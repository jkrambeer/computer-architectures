==> flow/design.v <==
`timescale 1ns/1ps
module upCounter(
input clk,
input reset,
output reg [1:0] count
);
always @(posedge clk) begin
    if(reset) begin
        count <= 1'b0;
    end else begin
        count <= count + 1;
    end
end
endmodule 
module shiftReg(
input [7:0] dataIn,
input clk,
input reset,
input load,
input shiftEn,
output [7:0] dataOut,
output shiftOut
);
parameter shiftDir = 1;
reg [7:0] data;
assign shiftOut = data[0];
assign dataOut = data;
always @(posedge clk) begin 
    if(reset) begin
        data <= 0;
    end else if(load) begin
        data <= dataIn;
    end else if(shiftEn) begin
        if(shiftDir == 1) begin
            data <= (data << 1);
        end else begin
            data <= (data >> 1);
        end
    end
end
endmodule 
module FourBitMult(
output [7:0] PRODUCT,
output DONE,
input [3:0] A,
input [3:0] B,
input C,
input GO
);
reg [1:0] State = 0; 
wire [7:0] adderInput;
wire [7:0] adder;
reg clear;
wire [1:0] count;
upCounter Counter(.clk(C), .reset(clear), .count(count) ); 
reg reset, shiftEn, ABload, SumLoad=1; 
wire BShiftOut; 
wire [7:0] AIn; 
wire [7:0] BIn; 
wire [7:0] AOut; 
wire [7:0] SumOut; 
shiftReg #(1)  AShiftReg(.dataIn(AIn), .clk(C), .reset(reset), .load(ABload), .shiftEn(shiftEn), .dataOut(AOut), .shiftOut( ) );
shiftReg #(0) BShiftReg(.dataIn(BIn), .clk(C), .reset(reset), .load(ABload), .shiftEn(shiftEn), .dataOut( ), .shiftOut(BShiftOut) );
shiftReg #(1)  SumShiftReg(.dataIn(adder), .clk(C), .reset(reset), .load(SumLoad), .shiftEn( ), .dataOut(SumOut), .shiftOut( ) );
assign AIn = {4'b0,A}; 
assign BIn = {4'b0,B}; 
assign adderInput = {8{BShiftOut}} & AOut; 
assign adder = adderInput + SumOut; 
assign DONE = !(State ^ 0); 
assign PRODUCT = SumOut; 
always @(posedge C) begin
  if(State == 0) begin  
        clear <= 1;
        reset <= 1;
        ABload <= 0;
        shiftEn <= 0;
        if(GO) begin
            State <= 1;
        end 
  end else if(State == 1) begin
        clear <= 1;
        reset <= 0;
        ABload <= 1;
        shiftEn <= 0;
        State <= 2;
  end else if(State == 2) begin
        clear <= 0;
        reset <= 0;
        ABload <= 0;
        shiftEn <= 1;
        if(count == 3) begin 
            State <= 0;
        end
    end
end
endmodule 
; Tool chain data of FourBitMult
; The steps from the RTL of FourBitMult to its reports follow in flow order.
; Line numbers count from 1 in the design file above.
; Cell names lack the library's common part.
; A cell with - has no value.
[design]
top_module = FourBitMult
clock_port = C
cell_library = sky130hd
lib_corner = tt_025C_1v80

; Word-level counts
; Counts by Yosys on the flattened word-level netlist (proc, flatten, opt, wreduce; memories kept). Register bits leave out memories and registers merged into their read ports (data or address). Print and check cells are left out.
[bits]
out_inout_bits = 9
word_cells = 36
regBits = 32
in_bits = 10
[op_classes]
logic = 1
n_reduce_logical = 8
muxes = 12
addsub = 2
n_eq = 4
[op_table]
columns = cell, n
row1 = 32-bit logical NOT, 1
row2 = 8-bit two-way mux, 4
row3 = 2-bit two-way mux, 5
row4 = 8-bit adder, 1
row5 = 8-bit AND, 1
row6 = 3-bit nonzero test, 2
row7 = 2-bit == test with constant B, 2
row8 = 2-bit nonzero test, 2
row9 = 3-bit AND reduction, 1
row10 = 1-bit two-way mux, 3
row11 = 2-bit by 1-bit adder with 2-bit output with constant B, 1
row12 = 2-bit by 1-bit == test with 1-bit output with constant B, 1
row13 = 2-bit != test with constant B, 1
row14 = 2-bit logical NOT, 1
row15 = 2-bit OR reduction, 1

; Logic depth
; Longest topological path by Yosys (ltp), each cell counted once; first at word level (registers and memories cut), then after technology mapping (sequential cells cut; the memories' decode and read muxes count).
[depth]
depth_word = 5
ABC_AREA = 0
ltp_mapped = 8
depth_no_buf = 8

; After synthesis
; Source: synth_stat.txt of the flow (Yosys; design flattened, memories mapped). It holds for the ABC_AREA given above (unset counts as 0); a run with the other value may have another netlist.
; Totals and module areas in this step are rounded.
[mapped]
buf_cells = 6
seq_area_um2 = 581
cell_count = 150
mapped_area_um2 = 1380
ffs = 28
[types]
columns = cell_type, n, type_area_um2
row1 = dfxtp_1, 26, 520.499
row2 = ha_1, 12, 150.144
row3 = mux2i_1, 11, 110.106
row4 = nor2_1, 24, 90.086
row5 = edfxtp_1, 2, 60.058
row6 = a21oi_1, 10, 50.048
row7 = nor3_1, 10, 50.048
row8 = and2_1, 6, 37.536
row9 = nor2b_1, 5, 31.28
row10 = inv_1, 7, 26.275
row11 = o21a_1, 3, 22.522
row12 = fa_1, 1, 20.019
row13 = o21ai_0, 4, 20.019
row14 = a21o_1, 2, 15.014
row15 = a22oi_1, 2, 15.014
row16 = clkbuf_1, 4, 15.014
row17 = nand2_1, 4, 15.014
row18 = o21bai_1, 2, 15.014
; Not listed: further types 14, cells in them 15.
; The figures by module come from a second, unflattened synthesis with its own total; it is not the netlist above.
[unflattened]
cells_unflattened = 186
area_unflattened_um2 = 1810
; Each row is one instance without its submodules.
[modules]
columns = mod, n_inst, seq_area_um2, cells, mod_area_um2
row1 = shiftReg (shiftDir=1), 2, 160, 36, 377
row2 = FourBitMult, 1, 140, 73, 619
row3 = shiftReg (shiftDir=0), 1, 160, 36, 377
row4 = upCounter, 1, 40.0, 5, 56.3

; Timing after synthesis
; Path of least setup slack by OpenSTA after synthesis, without wires, with an ideal clock, recovery checks aside; 20% of the period is set as input and as output delay. Where synthesis merged equal registers, the netlist keeps one of their names.
[synth_timing]
kind = flip-flop to flip-flop
startpoint = register BShiftReg.data[0]
endpoint = register SumShiftReg.data[6]
t_required_ps = 1689
path_delay_ps = 1769
clock_period_ps = 1820
stages = 9
t_arrival_ps = 1638
setup_slack_ps = 50
setup_time_ps = 131
launch_ps = 0
n_path_buf = 0
synth_period_reached_ps = 1770
; "path_delay_ps" = arrival - input delay + setup time.
; "stages" counts driving pins, that of a launching flip-flop among them; a cell with two outputs on the path counts twice.
; "synth_period_reached_ps" is the clock period less the worst setup slack; recovery checks do not enter. This is arithmetic on one report: input and output delays are still those of the set period (20% each).
; The rows between start and end are the longest chain of elaborated cells between them; the timing report does not say that the signal goes this way. Where chains are equally long, one stands for them.
; Each line given opens the expression or statement behind the cell; cells for indexed reads and writes are added by Yosys, which also makes memories of some case tables.
; A register here has more assigning lines than the two given.
[synth_between]
path_cell_list = dfxtp_1 -> and2_1 -> ha_1 -> inv_1 -> fa_1 -> nor2b_1 -> o31a_1 -> o21ai_0 -> nor3b_1
elab_chain_len = 2
cells_between = 2
cone_lines = 2
classes_between = add/sub (1); logic (1)
[synth_lines]
columns = element, line
row1 = from (decl), 25  ; reg [7:0] data;
row2 = from (assign), 32  ; data <= dataIn;
row3 = from (assign), 35  ; data <= (data << 1);
row4 = 8-bit AND, 67  ; assign adderInput = {8{BShiftOut}} & AOut;
row5 = 8-bit adder, 68  ; assign adder = adderInput + SumOut;
row6 = to (assign), 35
row7 = to (assign), 37  ; data <= (data >> 1);
row8 = to (decl), 25

; Path in the finished layout
; From the final timing report of entry A: the path of least setup slack in the routed layout; clock arrival at registers is part of the times.
; The report prints the path's times to 10 ps; the period is as set.
[layout_timing]
kind = flip-flop to output port
startpoint = register State[0]
endpoint = output DONE
clock_period_ps = 2510
n_path_buf = 1
output_delay_ps = 500
stages = 4
launch_ps = 290
t_arrival_ps = 1730
t_required_ps = 2010
setup_slack_ps = 280
; The rows between start and end are the longest chain of elaborated cells between them; the timing report does not say that the signal goes this way. Where chains are equally long, one stands for them.
; A register here has more assigning lines than the two given.
[layout_between]
path_cell_list = edfxtp_1 -> inv_1 -> ha_1 -> clkdlybuf4s50_1
elab_chain_len = 1
cells_between = 1
cone_lines = 1
classes_between = reduce/logical (1)
[layout_lines]
columns = element, line
row1 = from (decl), 50  ; reg [1:0] State = 0;
row2 = from (assign), 78  ; State <= 1;
row3 = from (assign), 85  ; State <= 2;
row4 = 32-bit logical NOT, 69  ; assign DONE = !(State ^ 0);
row5 = to (decl), 44  ; output DONE,

; Module FourBitMult, platform sky130hd: 2 stored runs of the flow (Yosys, OpenROAD) with differing settings, in no particular order. Input and output delays are each 20% of the period that was set; the output load is 0.01 pF.
; By "timing.achieved_period_ps" is meant the clock period of the run minus its worst setup slack. This is arithmetic on one report: input and output delays are still those of the set period (20% each).
; "critical_path_time_ps" is the time allowed to the run's worst setup path (the clock period less input and output delay, where it has them) less its slack. Clock arrival times count: a late capture clock shortens it, a late launch clock lengthens it.
; "total_power_uw" is the tool's figure for a default switching activity; nothing was simulated.
; "critical_path_time_ps" is known to 10 ps.
; Results are given in rounded form.

[entry A: settings]
period_ns = 2.51
CORE_UTILIZATION = 21
PLACE_DENSITY_LB_ADDON = 0.02
CORE_MARGIN = 9
CELL_PAD_IN_SITES_GLOBAL_PLACEMENT = 2
CELL_PAD_IN_SITES_DETAIL_PLACEMENT = 0
CTS_CLUSTER_SIZE = 64
CAP_MARGIN = 5
MIN_ROUTING_LAYER = met2
MAX_ROUTING_LAYER = met4
SLEW_MARGIN = 20
[entry A: results]
total_power_uw = 1490
die_area_um2 = 9790
stdcell_area_um2 = 1700
critical_path_time_ps = 1730
worstPathKind = flip-flop to output port
timing.hold.ws_ps = 419
setup_worst_slack_ps = 276
tns_setup_ps = 0
fin_util_pct = 26.7
timing.achieved_period_ps = 2234
post_synth_area_um2 = 1380

[entry B: settings]
period_ns = 1.35
CAP_MARGIN = 20
CORE_MARGIN = 2
CORE_UTILIZATION = 40
SLEW_MARGIN = 20
[entry B: results]
total_power_uw = 2950
die_area_um2 = 3930
stdcell_area_um2 = 2160
critical_path_time_ps = 1720
worstPathKind = flip-flop to flip-flop
timing.hold.ws_ps = 429
setup_worst_slack_ps = -367
tns_setup_ps = -1510
fin_util_pct = 65.4
timing.achieved_period_ps = 1717
post_synth_area_um2 = 1380
